==> flow/design.v <==
module metaEleven (clk, d1, q2, reset);
	input logic clk, reset;
	input logic [10:0] d1;
	output logic [10:0] q2;
	logic [10:0] q1;	
	always_ff @(posedge clk) begin
		if (reset) begin
            q1 <= 0;
            q2 <= 0;
		end
		else begin
            q1 <= d1;
            q2 <= q1;
		end
	end
endmodule  
# Tool chain data of metaEleven
# What the tools print for metaEleven, step after step.
# Line numbers count from 1 in the design file above.
# Cell names lack the library's common part.
# Not given: --
# design
design,metaEleven
clock,clk
cell_library,sky130hd
lib_corner,tt_025C_1v80

# Word level
# Yosys after proc, flatten, opt, wreduce and memory -nomap, before mapping. Enables and synchronous resets that opt folds into registers are not counted as muxes. Memory bits, and registers merged into a memory's read port (data or address), are not among the register bits. Print and check cells are not counted. Equal cells are merged and count once.
# bits
regBits,22
out_inout_bits,11
elab_cells,2
input_bits,13

# Logic depth
# Depth = most cells in a row (Yosys ltp): at word level without a register or memory, in the mapped netlist without a sequential cell, where the memories' decode and read muxes count.
# logic_depth
word_depth,0
abc_area,0
depth_mapped,2
depth_no_buf,1

# Synthesis result
# Source: synth_stat.txt of the flow (Yosys; design flattened, memories mapped). It holds for the ABC_AREA given above (unset counts as 0); a run with the other value may have another netlist.
# synth_totals
buffers,2
ff_cells,22
stdcells,46
seqArea_um2,440.4
mapped_area_um2,640.6
# types
cell_type,n,type_area_um2
dfxtp_1,22,440.422
nor2b_2,15,131.376
nor2b_1,5,31.28
buf_6,2,22.522
and2b_1,2,15.014

# Timing after synthesis
# Path of least setup slack by OpenSTA after synthesis, without wires, with an ideal clock, recovery checks aside; 20% of the period is set as input and as output delay. Where synthesis merged equal registers, the netlist keeps one of their names.
# synth_path
kind,register to register
start,register q1[8]
end,register q2[8]
arrival_ps,402
t_first_pin_ps,0
setup_time_ps,114
setup_slack_ps,269
required_time_ps,671
tclk_ps,785
path_stages,2
delay_ps,516
n_path_buf,0
period_less_setup_slack_ps,516
# "delay_ps" = arrival - input delay + setup time.
# "path_stages": output pins that drive a net of the path, with the launching flip-flop's if there is one; two outputs of one cell count as two.
# "period_less_setup_slack_ps" is the clock period less the worst setup slack; recovery checks do not enter. This is arithmetic on one report: input and output delays are still those of the set period (20% each).
# synth_between
path_cell_list,dfxtp_1 -> and2b_1
elab_chain_len,0
cone_cells,0
lines_between,0
# synth_lines
item,line_no,rtl
from (decl),5,logic [10:0] q1;
from (assign),8,q1 <= 0;
from (assign),12,q1 <= d1;
to (assign),9,q2 <= 0;
to (assign),13,q2 <= q1;
to (decl),4,output logic [10:0] q2;

# Worst path after layout
# Path of least setup slack in the final report of run 2 (OpenROAD, finished layout, wires in). Where an end is a register, its clock arrival counts in the times.
# The report prints the path's times to 10 ps; the period is as set.
# layout_path
kind,register to output
start,register q2[2]
end,output port q2[2]
out_delay_ps,150
t_first_pin_ps,310
n_path_buf,1
tclk_ps,755
path_stages,2
setup_slack_ps,-160
arrival_ps,760
required_time_ps,600
# layout_between
path_cell_list,dfxtp_2 -> buf_6
elab_chain_len,0
cone_cells,0
lines_between,0
# layout_lines
item,line_no,rtl
from (decl),4,output logic [10:0] q2;
from (assign),9,q2 <= 0;
from (assign),13,q2 <= q1;
to (decl),4,

# Measured results for metaEleven: 2 stored runs of the Yosys and OpenROAD flow on sky130hd. The settings differ; the order carries no meaning. The constraints put input and output delay at 20% of the set period each and load the outputs with 0.01 pF.
# "achieved_clock_period_ps": clock period set for the run, less the worst setup slack. It is reckoned from that one timing run; input and output delays stay at 20% of the period that was set.
# "worst_path_time_ps" means the part of the period allowed to the worst setup path (the constraints hold back 20% at inputs and 20% at outputs) less its slack; where the path has registers, the arrival times of their clocks count too.
# "power.total_w" rests on the timing tool's default activity at the inputs, not on a simulated workload.
# "worst_path_time_ps" is given in steps of 10 ps.
# Among the settings, -- means not set for that run.
# Among the results, -- means that no value is shown for the run.
setting or result,run 1,run 2
period_ns,0.805,0.755
CORE_UTILIZATION,61,21
SETUP_SLACK_MARGIN,-0.0,0.1
PLACE_DENSITY,0.76,--
CORE_MARGIN,5,2
CELL_PAD_IN_SITES_GLOBAL_PLACEMENT,0,--
CELL_PAD_IN_SITES_DETAIL_PLACEMENT,2,2
ABC_AREA,1,0
CTS_CLUSTER_DIAMETER,348,--
SLEW_MARGIN,5,20
CAP_MARGIN,20,0
PLACE_DENSITY_LB_ADDON,--,0.25
TNS_END_PERCENT,--,20
worst_path_time_ps,--,760
path_kind,--,register to output
stdcell_area_um2,--,942.2
achieved_clock_period_ps,--,914
post_synth_area_um2,--,640.6
power.total_w,--,0.002308
total_die_area_um2,--,3508.2
setup_worst_slack_ps,--,-159
timing.hold.ws_ps,--,351
# Run 1: no final report: placement broke off with DPL-0033
